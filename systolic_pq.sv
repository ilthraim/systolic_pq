==> flow/design.v <==
module systolic_pq #(parameter KW=8, VW=4) (
  input logic clk, rst, ivalid,
  input logic [KW+VW-1:0] idata,
  output logic irdy,
  output logic ovalid,
  output logic [KW+VW-1:0] odata,
  input logic ordy
  );
  parameter logic [KW+VW-1:0] PQINF = '1;
  parameter logic [KW+VW-1:0] PQNEGINF = '0;
  logic even, odd;
  logic [KW+VW-1:0] a0, a0x, a1, a1x, a2, a2x, a3,
                    a3x, a4, a4x, b0, b1, b2, b3, b4;
  assign odata = a1;
  assign ovalid = (a1 != PQINF) && even && !(ivalid && irdy);
  systolic_pq_proc0 #(.KW(KW),.VW(VW)) U_PROC0 (
      .clk, .rst, .even, .odd, .ivalid, .idata, .irdy,
      .ovalid, .ordy, .bo(b0), .ao(a0)
  );
  systolic_pq_proc #(.KW(KW),.VW(VW)) U_PROC1(
      .clk, .rst, .enb(odd), .bi(b0), .ai(a0), .axi(a1x),
      .bo(b1), .ao(a1), .axo(a0x)
  );
  systolic_pq_proc #(.KW(KW),.VW(VW)) U_PROC2(
      .clk, .rst, .enb(even), .bi(b1), .ai(a1), .axi(a2x),
      .bo(b2), .ao(a2), .axo(a1x)
  );
  systolic_pq_proc #(.KW(KW),.VW(VW)) U_PROC3(
      .clk, .rst, .enb(odd), .bi(b2), .ai(a2), .axi(a3x),
      .bo(b3), .ao(a3), .axo(a2x)
  );
  systolic_pq_proc #(.KW(KW),.VW(VW)) U_PROC4(
      .clk, .rst, .enb(even), .bi(b3), .ai(a3), .axi(a4),
      .bo(b4), .ao(a4), .axo(a3x)
  );
endmodule: systolic_pq
module systolic_pq_proc #(parameter KW=8, VW=4)  (
    input logic clk, rst, enb,
    input logic [KW+VW-1:0] bi, ai, axi,
    output logic [KW+VW-1:0] bo, ao, axo);
  parameter logic [KW+VW-1:0] PQINF = '1;
  parameter logic [KW+VW-1:0] PQNEGINF = '0;
  logic [KW+VW-1:0] minv, medv, maxv;
  systolic_pq_sort3 U_SORT3 (.a(ai), .b(ao), .c(bi), .minv, .medv, .maxv);
  assign axo = minv;
  always_ff @(posedge clk)
    begin
      if (rst)
        begin
          bo <= PQINF;
          ao <= PQINF;
        end
      else if (enb)
        begin
          bo <= maxv;
          ao <= medv;
        end
      else
       begin   
         ao <= axi;
       end
     end
endmodule: systolic_pq_proc
module systolic_pq_proc0 #(parameter KW=8, VW=4) (
    input logic clk, rst,
    output logic even, odd,
    input logic ivalid,
    input logic [KW+VW-1:0] idata,
    output logic irdy,
    input logic ovalid,
    input logic ordy,
    output logic [KW+VW-1:0] bo, ao
    );
    parameter logic [KW+VW-1:0] PQINF = '1;
    parameter logic [KW+VW-1:0] PQNEGINF = '0;
    parameter PQ_CAPACITY = 4;
    always @(posedge clk)
      if (rst) odd <= 0;
      else odd <= !odd;
    assign even = !odd;
    logic [2:0] pq_count;
    assign irdy = (pq_count <= PQ_CAPACITY) && even;
    always_ff @(posedge clk) begin
      if (rst)
        begin
          bo <= PQINF;
          ao <= PQNEGINF;
          pq_count <= 0;
        end
      else if (ovalid && ordy )
        begin
          bo <= PQINF;
          ao <= PQINF;
          pq_count <= pq_count - 1;
        end
      else if (ivalid && irdy )
        begin
          bo <= idata;
          ao <= PQNEGINF;
          pq_count <= pq_count + 1;
        end
      else
        begin  
          bo <= PQINF;
          ao <= PQNEGINF;
        end
    end
endmodule: systolic_pq_proc0
module systolic_pq_sort3 #(parameter KW=8, VW=4)  (
    input logic [KW+VW-1:0] a, b, c,
    output logic [KW+VW-1:0] minv, medv, maxv);
  logic [KW-1:0] ka, kb, kc;
  logic a_gt_b, a_gt_c, b_gt_c;
  assign ka = a[KW+VW-1:VW];
  assign kb = b[KW+VW-1:VW];
  assign kc = c[KW+VW-1:VW];
  assign a_gt_b = ka > kb;
  assign a_gt_c = ka > kc;
  assign b_gt_c = kb > kc;
  always_comb begin
    unique case ({a_gt_b, a_gt_c, b_gt_c})
      3'b000 : begin
        minv = a;
        medv = b;
        maxv = c;
      end
      3'b001 : begin
        minv = a;
        medv = c;
        maxv = b;
      end
      3'b100 : begin
        minv = b;
        medv = a;
        maxv = c;
      end
      3'b011 : begin
        minv = c;
        medv = a;
        maxv = b;
      end
      3'b110 : begin
        minv = b;
        medv = c;
        maxv = a;
      end
      3'b111 : begin
        minv = c;
        medv = b;
        maxv = a;
      end
    endcase
  end
endmodule : systolic_pq_sort3
## From RTL to reports: systolic_pq

Tool output for the design above, in the order of the flow.
Lines are those of the file above, counted from 1.
Library cell names are shortened.
The mark n/a stands for no value.

- Top module: systolic_pq
- Clock input: clk
- Library: sky130hd
- Library corner: tt_025C_1v80

## Word-level counts

Counts by Yosys on the flattened word-level netlist (proc, flatten, opt, wreduce; memories kept). Register bits leave out memories and registers merged into their read ports (data or address). Print and check cells are left out. Cells with the same type and inputs are merged into one.

- Add/sub/neg operators: 2
- Magnitude comparators: 13
- Equal/unequal tests: 27
- Multiplexer cells: 17
- Bitwise logic cells: 3
- Reduce/logical cells: 47

Operators by type and width:

| cell | count |
|---|---|
| 12-bit parallel mux with 2-bit select | 7 |
| 12-bit parallel mux with 3-bit select | 3 |
| 8-bit greater-than comparator | 12 |
| 2-bit OR reduction | 30 |
| 12-bit 2-to-1 mux | 5 |
| 3-bit == test (second input constant) | 12 |
| 12-bit != test (second input constant) | 1 |
| 3-bit by 1-bit == test with 1-bit output (second input constant) | 4 |
| 3-bit by 2-bit == test with 1-bit output (second input constant) | 4 |
| 3-bit logical NOT | 4 |
| 2-bit AND reduction | 4 |
| 2-bit by 1-bit != test with 1-bit output (second input constant) | 3 |
| 2-bit != test (second input constant) | 3 |
| 3-bit 2-to-1 mux | 2 |
| 1-bit logical AND | 5 |
| 1-bit NOT | 3 |
| 3-bit by 1-bit adder with 3-bit output (second input constant) | 1 |
| 3-bit by 1-bit subtractor with 3-bit output (second input constant) | 1 |
| 3-bit less-or-equal comparator (second input constant) | 1 |
| 3-bit OR reduction | 1 |
| 1-bit logical NOT | 2 |
| 2-bit nonzero test | 1 |

- Bits in registers: 112
- Input bits: 16
- Output and inout port bits: 14
- Elaborated cells: 120

## Longest topological paths

Yosys ltp: most cells in a row. Word level: on the elaborated netlist, between registers, memories and ports. Mapped: between sequential cells and ports; inverters and the memories' decode and read muxes count.

- Depth in word-level cells: 7
- ABC_AREA: 0
- Gate-level depth with buffers: 12
- Gate-level depth less buffers: 10

## Synthesis result

The flow's flattened synthesis, as Yosys stat reports it; memories are mapped. The netlist is that of the ABC_AREA named above (0 if unset); the other value can give another one.
The area totals of this step are shown rounded.

Cells by type:

| type | count | area in all (µm²) |
|---|---|---|
| dfxtp_1 | 101 | 2.02E+03 |
| ha_1 | 96 | 1.2E+03 |
| a21oi_1 | 59 | 295.283 |
| o21ai_0 | 59 | 295.283 |
| inv_1 | 73 | 274.013 |
| mux2i_1 | 25 | 250.24 |
| nor2_1 | 58 | 217.709 |
| o22ai_1 | 33 | 206.448 |
| o31ai_1 | 25 | 187.68 |
| nand2_1 | 47 | 176.419 |
| o221ai_1 | 20 | 175.168 |
| clkbuf_1 | 45 | 168.912 |
| o211ai_1 | 22 | 165.158 |
| a22oi_1 | 20 | 150.144 |
| nand4_1 | 20 | 125.12 |
| a2bb2oi_1 | 12 | 105.101 |
| a32oi_1 | 12 | 105.101 |
| a211oi_1 | 13 | 97.594 |

Other cell types: 42; their cells: 172.

- Mapped cells: 912
- Cell area after synthesis: 0.00745 mm²
- Sequential part of the area: 0.00202 mm²
- Mapped flip-flops: 101

By module: a second synthesis without flattening, with its own total; a netlist apart from the flattened one above.

- Cell total of the unflattened synthesis: 1,111
- Area total of the unflattened synthesis: 0.00968 mm²

Each row is one instance without its submodules.

Modules:

| module | instances | cells | area (mm²) | sequential area (mm²) |
|---|---|---|---|---|
| systolic_pq_sort3 | 4 | 180 | 0.00134 | 0 |
| systolic_pq_proc | 4 | 79 | 0.000897 | 0.00048 |
| systolic_pq_proc0 | 1 | 70 | 0.000686 | 0.00034 |
| systolic_pq | 1 | 5 | 0.0000325 | 0 |

## Timing after synthesis

Source: OpenSTA report_checks on the synthesized netlist (no wires, ideal clock, input and output delay 20% of the period each), path of least setup slack; recovery checks are left aside. Register names are those of the netlist, which keeps one name where synthesis merged equal registers.

- Path type: reg-to-reg
- From: register U_PROC1.ao[11]
- To: register U_PROC2.ao[10]
- Period: 3,750 ps
- Setup time: 122 ps
- Launch time at the first pin: 0 ps
- Arrival: 2,456 ps
- Required time: 3,628 ps
- Path slack: 1,173 ps
- Delay of the path: 2,578 ps
- Stages: 10
- Buffers on the path: 1
- Synthesis period reached: 2,577 ps

"delay of the path" is the arrival time less input delay plus setup time.
"stages": output pins that drive a net of the path, with the launching flip-flop's if there is one; two outputs of one cell count as two.
"synthesis period reached" is the clock period less the worst setup slack; recovery checks do not enter. This is arithmetic on one report: input and output delays are still those of the set period (20% each).
The rows between start and end are the longest chain of elaborated cells between them; the timing report does not say that the signal goes this way. Where chains are equally long, one stands for them.
Each line given opens the expression or statement behind the cell; cells for indexed reads and writes are added by Yosys, which also makes memories of some case tables.
A register here has more assigning lines than the two given.

- Cells stage by stage: dfxtp_1 ha_1 and4_1 a21boi_1 o31a_1 or4_4 o211ai_2 buf_8 mux2i_1 a21oi_1
- Cells in the longest elaborated chain: 5
- Elaborated cells on any way between the ends: 15
- Those cells by class: compare: 2; eq/ne: 6; mux: 2; reduce/logical: 5

Ends and longest elaborated chain, post-synthesis:

| item | line | RTL |
|---|---|---|
| from (decl) | 40 | `output logic [KW+VW-1:0] bo, ao, axo);` |
| from (assign) | 56 | `ao <= medv;` |
| from (assign) | 60 | `ao <= axi;` |
| 8-bit greater-than comparator | 118 | `assign a_gt_c = ka > kc;` |
| 3-bit == test | 121 | `unique case ({a_gt_b, a_gt_c, b_gt_c})` |
| 2-bit OR reduction | n/a |  |
| 12-bit parallel mux with 2-bit select | 121 |  |
| 12-bit 2-to-1 mux | 53 | `else if (enb)` |
| to (assign) | 56 |  |
| to (assign) | 60 |  |
| to (decl) | 40 |  |

## Worst path after layout

Path of least setup slack in the final report of run 1 (OpenROAD, finished layout, wires in). Where an end is a register, its clock arrival counts in the times.
The path's times are printed in steps of 10 ps; the period is the one set.

- Path type: reg-to-reg
- From: register U_PROC2.ao[11]
- To: register U_PROC2.ao[6]
- Period: 4,320 ps
- Setup time: 160 ps
- Launch time at the first pin: 360 ps
- Arrival: 3,540 ps
- Required time: 4,520 ps
- Path slack: 990 ps
- Stages: 11
- Buffers on the path: 1

The rows between start and end are the longest chain of elaborated cells between them; the timing report does not say that the signal goes this way. Where chains are equally long, one stands for them.
A register here has more assigning lines than the two given.

- Cells stage by stage: dfxtp_1 inv_1 ha_1 and4_1 a21boi_1 o31a_1 nand2_1 buf_4 o211ai_2 nor2_1 a21oi_1
- Cells in the longest elaborated chain: 5
- Elaborated cells on any way between the ends: 28
- Those cells by class: compare: 4; eq/ne: 12; mux: 3; reduce/logical: 9

Ends and longest elaborated chain, post-layout:

| item | line | RTL |
|---|---|---|
| from (decl) | 40 | `output logic [KW+VW-1:0] bo, ao, axo);` |
| from (assign) | 56 | `ao <= medv;` |
| from (assign) | 60 | `ao <= axi;` |
| 8-bit greater-than comparator | 119 | `assign b_gt_c = kb > kc;` |
| 3-bit == test | 121 | `unique case ({a_gt_b, a_gt_c, b_gt_c})` |
| 2-bit OR reduction | n/a |  |
| 12-bit parallel mux with 2-bit select | 121 |  |
| 12-bit 2-to-1 mux | 53 | `else if (enb)` |
| to (assign) | 56 |  |
| to (assign) | 60 |  |
| to (decl) | 40 |  |

Lab notebook: systolic_pq

Stored flow runs of systolic_pq (2 of them; Yosys, OpenROAD, sky130hd). They differ in their settings and are not a sequence. Constraints: input delay and output delay 20% of the set period each, output load 0.01 pF.
By "clock period achieved" is meant the clock period of the run minus its worst setup slack. This is arithmetic on one report: input and output delays are still those of the set period (20% each).
By "worst setup path time" is meant the share of the clock period that the worst setup path is allowed (20% is reserved at inputs, 20% at outputs), minus its slack. Clock arrival times at its registers enter into it.
"worst setup path time" is known to 10 ps.
Measured values are rounded.

### Run 1

Settings: `period_ns=4.32`, `CAP_MARGIN=20`, `CORE_MARGIN=2`, `CORE_UTILIZATION=40`, `SLEW_MARGIN=20`

- Cell area after synthesis: 0.00745 mm²
- Die area: 0.0197 mm²
- Standard-cell area of the final layout: 0.00823 mm²
- Utilization in the final report: 45.3%
- Setup slack of the worst path: 989 ps
- Setup total negative slack: 0 ps
- Post-route worst hold slack: 495 ps
- Clock period achieved: 3,331 ps
- Worst setup path time: 3,330 ps
- Worst setup path kind: reg-to-reg

### Run 2

Settings: `period_ns=1.89`, `CORE_UTILIZATION=55`, `SETUP_SLACK_MARGIN=0.41`, `PLACE_DENSITY_LB_ADDON=0.17`, `CORE_ASPECT_RATIO=1.47`, `CELL_PAD_IN_SITES_DETAIL_PLACEMENT=2`, `TNS_END_PERCENT=100`, `ABC_AREA=1`, `SLEW_MARGIN=0`, `MIN_ROUTING_LAYER=met2`, `CAP_MARGIN=20`, `CORE_MARGIN=2`

Unfinished; error DPL-0033 in placement.
