==> flow/design.v <==
`timescale 1ns / 1ps
module pq_interface #(parameter KW=8, VW=4)(
    input logic clk, rst,
    input logic [KW+VW-1:0] idata_in,
    input logic ivalid_in, irdy_in,
    output logic [KW+VW-1:0] idata_out,
    output logic ivalid_out,
    output logic [1:0] state_out
    );
    logic [KW+VW-1:0] holdReg;
    typedef enum logic [1:0] {inputWait = 1, PQWait = 2, write = 3} states_t;
    states_t state, next;
    assign state_out = state;
    always_ff @(posedge clk)
    begin
        if (rst)
        begin
            state <= inputWait;
            idata_out <= 0;
            ivalid_out <= 0;
            holdReg <= 0;
        end
        else
        begin
            state <= next;
            case(state)
                inputWait:
                begin
                    ivalid_out <= 0;
                    idata_out <= '0;
                    if (ivalid_in && (idata_in != holdReg))
                        holdReg <= idata_in;
                end
                write:
                begin
                    ivalid_out <= 1;
                    idata_out <= holdReg;
                end
            endcase
        end
    end
    always_comb
    begin
        case(state)
            inputWait:
            begin
                if (ivalid_in && (idata_in != holdReg) && irdy_in)
                    next = write;
                else if (ivalid_in && (idata_in != holdReg))
                    next = PQWait;
                else
                    next = inputWait;
            end
            PQWait:
            begin
                if (irdy_in)
                    next = write;
                else
                    next = PQWait;
            end
            write:
                next = inputWait;
            default:
                next = inputWait;
         endcase   
    end
endmodule
# ---- Step by step through the tools: pq_interface
# The steps from the RTL of pq_interface to its reports follow in flow order.
# Line numbers count from 1 in the design file above.
# Cell names lack the library's common part.
# The mark - stands for no value.
dict set report design {
  top {pq_interface}
  clock_port {clk}
  lib {sky130hd}
  corner {tt_025C_1v80}
}

# ---- Word level
# Counts by Yosys on the flattened word-level netlist (proc, flatten, opt, wreduce; memories kept). Register bits leave out memories and registers merged into their read ports (data or address). Print and check cells are left out. Cells with the same type and inputs are merged into one.
dict set report bits {
  elab_cells 18
  output_inout_bits 15
  in_bits 16
  reg_bits 27
}
dict set report classes {
  mux 6
  eq_ne 4
  n_reduce_logical 4
}
# op n
set ops {}
lappend ops {{12-bit case mux with 2-bit select} 1}
lappend ops {{12-bit inequality test} 1}
lappend ops {{2-bit == test with constant B} 2}
lappend ops {{2-bit case mux with 2-bit select} 1}
lappend ops {{2-bit 2-to-1 mux} 2}
lappend ops {{1-bit logical AND} 2}
lappend ops {{2-bit by 1-bit == test with 1-bit output with constant B} 1}
lappend ops {{2-bit AND reduction} 1}
lappend ops {{2-bit nonzero test} 1}
lappend ops {{1-bit case mux with 2-bit select} 1}
lappend ops {{1-bit 2-to-1 mux} 1}

# ---- Longest topological paths
# Yosys ltp: most cells in a row. Word level: on the elaborated netlist, between registers, memories and ports. Mapped: between sequential cells and ports; inverters and the memories' decode and read muxes count.
dict set report logic_depth {
  word_depth 5
  ABC_AREA 0
  depth_mapped 7
  ltp_nobuf 5
}

# ---- Mapped cells and area
# The flow's flattened synthesis, as Yosys stat reports it; memories are mapped. The netlist is that of the ABC_AREA named above (0 if unset); the other value can give another one.
# The area totals of this step are shown rounded.
# cell_type n area_total_um2
set by_type {}
lappend by_type {dfxtp_1 27 540.518}
lappend by_type {nand2b_1 22 137.632}
lappend by_type {mux2i_1 12 120.115}
lappend by_type {xor2_1 12 105.101}
lappend by_type {nor3b_1 12 90.086}
lappend by_type {a21oi_1 14 70.067}
lappend by_type {nor2_1 14 52.55}
lappend by_type {ha_1 3 37.536}
lappend by_type {clkbuf_1 8 30.029}
lappend by_type {buf_12 1 20.019}
lappend by_type {nor4_1 3 18.768}
lappend by_type {inv_1 4 15.014}
lappend by_type {or2b_1 2 15.014}
lappend by_type {buf_6 1 11.261}
lappend by_type {a31o_2 1 8.758}
lappend by_type {o21a_1 1 7.507}
lappend by_type {and3_1 1 6.256}
lappend by_type {nand3_1 1 5.005}
lappend by_type {nand2_1 1 3.754}
dict set report mapped {
  n_buf 10
  mapped_cells 140
  seq_area_mm2 0.00054
  flip_flops 27
  mapped_area_mm2 0.0013
}

# ---- Timing after synthesis
# Source: OpenSTA report_checks on the synthesized netlist (no wires, ideal clock, input and output delay 20% of the period each), path of least setup slack; recovery checks are left aside. Register names are those of the netlist, which keeps one name where synthesis merged equal registers.
dict set report synth_path {
  kind {register -> register}
  startpoint {reg holdReg[6]}
  endpoint {reg state[1]}
  required_ps 1475
  t_first_pin_ps 0
  setup_time_ps 115
  n_path_buf 2
  setup_slack_ps 50
  arrival_ps 1425
  driving_pins 8
  delay_ps 1540
  tclk_ps 1590
  period_less_setup_slack_ps 1540
}
# "delay_ps" = arrival - input delay + setup time.
# "driving_pins" counts driving pins, that of a launching flip-flop among them; a cell with two outputs on the path counts twice.
# "period_less_setup_slack_ps" = period - worst setup slack (recovery checks aside). The figure is calculated, with input and output delays left at 20% of the set period.
# The rows between start and end are the longest chain of elaborated cells between them; the timing report does not say that the signal goes this way. Where chains are equally long, one stands for them.
# Each line given opens the expression or statement behind the cell; cells for indexed reads and writes are added by Yosys, which also makes memories of some case tables.
dict set report synth_between {
  cell_sequence {dfxtp_1 -> xor2_1 -> nor4_1 -> nand3_1 -> and3_1 -> buf_6 -> buf_12 -> o21a_1}
  elab_chain_cells 5
  cone_cells 6
  cone_classes {eq/ne: 1; mux: 3; reduce/logical: 2}
}
# item line
set synth_lines {}
lappend synth_lines {{from (decl)} 10} ;# logic [KW+VW-1:0] holdReg;
lappend synth_lines {{from (assign)} 21} ;# holdReg <= 0;
lappend synth_lines {{from (assign)} 32} ;# holdReg <= idata_in;
lappend synth_lines {{12-bit inequality test} 49} ;# else if (ivalid_in && (idata_in != holdReg))
lappend synth_lines {{1-bit logical AND} 49}
lappend synth_lines {{2-bit 2-to-1 mux} 49}
lappend synth_lines {{2-bit 2-to-1 mux} 47} ;# if (ivalid_in && (idata_in != holdReg) && irdy_in)
lappend synth_lines {{2-bit case mux with 2-bit select} 44} ;# case(state)
lappend synth_lines {{to (assign)} 18} ;# state <= inputWait;
lappend synth_lines {{to (assign)} 25} ;# state <= next;
lappend synth_lines {{to (decl)} 12} ;# states_t state, next;

# ---- Worst path after layout
# From the final timing report of entry A: the path of least setup slack in the routed layout; clock arrival at registers is part of the times.
# The report prints the path's times to 10 ps; the period is as set.
dict set report layout_path {
  kind {input -> register}
  startpoint {in idata_in[2]}
  endpoint {reg holdReg[3]}
  setup_slack_ps 110
  arrival_ps 1820
  required_ps 1930
  input_delay_ps 350
  n_path_buf 2
  tclk_ps 1760
  t_first_pin_ps 350
  setup_time_ps 100
  driving_pins 7
}
# The rows between start and end are the longest chain of elaborated cells between them; the timing report does not say that the signal goes this way. Where chains are equally long, one stands for them.
dict set report layout_between {
  cell_sequence {clkdlybuf4s50_1 -> xor2_1 -> nor4_2 -> nand3_1 -> and3_4 -> buf_4 -> mux2i_1}
  elab_chain_cells 3
  cone_cells 3
  cone_classes {eq/ne: 1; reduce/logical: 2}
}
# item line
set layout_lines {}
lappend layout_lines {{from (decl)} 4} ;# input logic [KW+VW-1:0] idata_in,
lappend layout_lines {{12-bit inequality test} 31} ;# if (ivalid_in && (idata_in != holdReg))
lappend layout_lines {{1-bit logical AND} 31}
lappend layout_lines {{2-bit AND reduction} -}
lappend layout_lines {{to (assign)} 21} ;# holdReg <= 0;
lappend layout_lines {{to (assign)} 32} ;# holdReg <= idata_in;
lappend layout_lines {{to (decl)} 10} ;# logic [KW+VW-1:0] holdReg;

Ticket comment

Record of 2 stored runs of the RTL-to-layout flow on pq_interface, platform sky130hd. The runs are unordered. Constraints: input delay and output delay 20% of the set period each, output load 0.01 pF.
"period_reached_ps" is the run's clock period less its worst setup slack. It is reckoned from that one timing run; input and output delays stay at 20% of the period that was set.
"worst_path_time_ps": the worst setup path's part of the clock period (all of it between registers, 20% less for each end at a port) less its slack. A launch clock that arrives late makes it longer, a capture clock that arrives late makes it shorter.
"totalPower_mw" is the tool's figure for a default switching activity; nothing was simulated.
"worst_path_time_ps" is given in steps of 10 ps.
Results are given in rounded form.

# entry A
==> flow/run.sh <==
#!/bin/bash
# the make line also repeats the synthesis and layout settings of config.mk as NAME=value (left out here)
make -C /OpenROAD-flow-scripts/flow DESIGN_CONFIG=/design/flow/config.mk WORK_HOME=/design/flow/orfs CLKGATE_MAP_FILE= finish
==> flow/config.mk <==
export PLATFORM = sky130hd
export DESIGN_NAME = pq_interface
export DESIGN_NICKNAME = pq_interface
export VERILOG_FILES = /design/flow/design.v
export SDC_FILE = /design/flow/constraint.sdc
export NUM_CORES = 4
export LEC_CHECK = 0
export CAP_MARGIN = 20
export CORE_MARGIN = 2
export CORE_UTILIZATION = 22
export SLEW_MARGIN = 20
==> flow/constraint.sdc <==
create_clock -name core_clock -period 1.76 [get_ports {clk}]
set_input_delay 0.3520 -clock core_clock [delete_from_list [all_inputs] [get_ports {clk}]]
set_output_delay 0.3520 -clock core_clock [all_outputs]
set_load 0.01 [all_outputs]

==> entry A: results <==
synth_chip_area_mm2=0.0013
die_mm2=0.0065
finalCellArea_mm2=0.0018
post_route_util_frac=0.32
setup_ws_ps=110
setupTns_ps=0
final_hold_ws_ps=390
totalPower_mw=1.4
period_reached_ps=1653
worst_path_time_ps=1300
critical_path_kind="input -> register"

# entry B
==> flow/run.sh <==
#!/bin/bash
# the make line also repeats the synthesis and layout settings of config.mk as NAME=value (left out here)
make -C /OpenROAD-flow-scripts/flow DESIGN_CONFIG=/design/flow/config.mk WORK_HOME=/design/flow/orfs CLKGATE_MAP_FILE= finish
==> flow/config.mk <==
export PLATFORM = sky130hd
export DESIGN_NAME = pq_interface
export DESIGN_NICKNAME = pq_interface
export VERILOG_FILES = /design/flow/design.v
export SDC_FILE = /design/flow/constraint.sdc
export NUM_CORES = 4
export LEC_CHECK = 0
export CAP_MARGIN = 20
export CORE_ASPECT_RATIO = 0.85
export CORE_MARGIN = 2
export CORE_UTILIZATION = 19
export CTS_CLUSTER_DIAMETER = 319
export PLACE_DENSITY_LB_ADDON = 0.28
export SETUP_SLACK_MARGIN = -0.1
export SLEW_MARGIN = 30
==> flow/constraint.sdc <==
create_clock -name core_clock -period 2.52 [get_ports {clk}]
set_input_delay 0.5040 -clock core_clock [delete_from_list [all_inputs] [get_ports {clk}]]
set_output_delay 0.5040 -clock core_clock [all_outputs]
set_load 0.01 [all_outputs]

==> entry B: results <==
synth_chip_area_mm2=0.0013
die_mm2=0.0075
finalCellArea_mm2=0.0017
post_route_util_frac=0.26
setup_ws_ps=520
setupTns_ps=0
final_hold_ws_ps=490
totalPower_mw=0.99
period_reached_ps=2000
worst_path_time_ps=1500
critical_path_kind="input -> register"
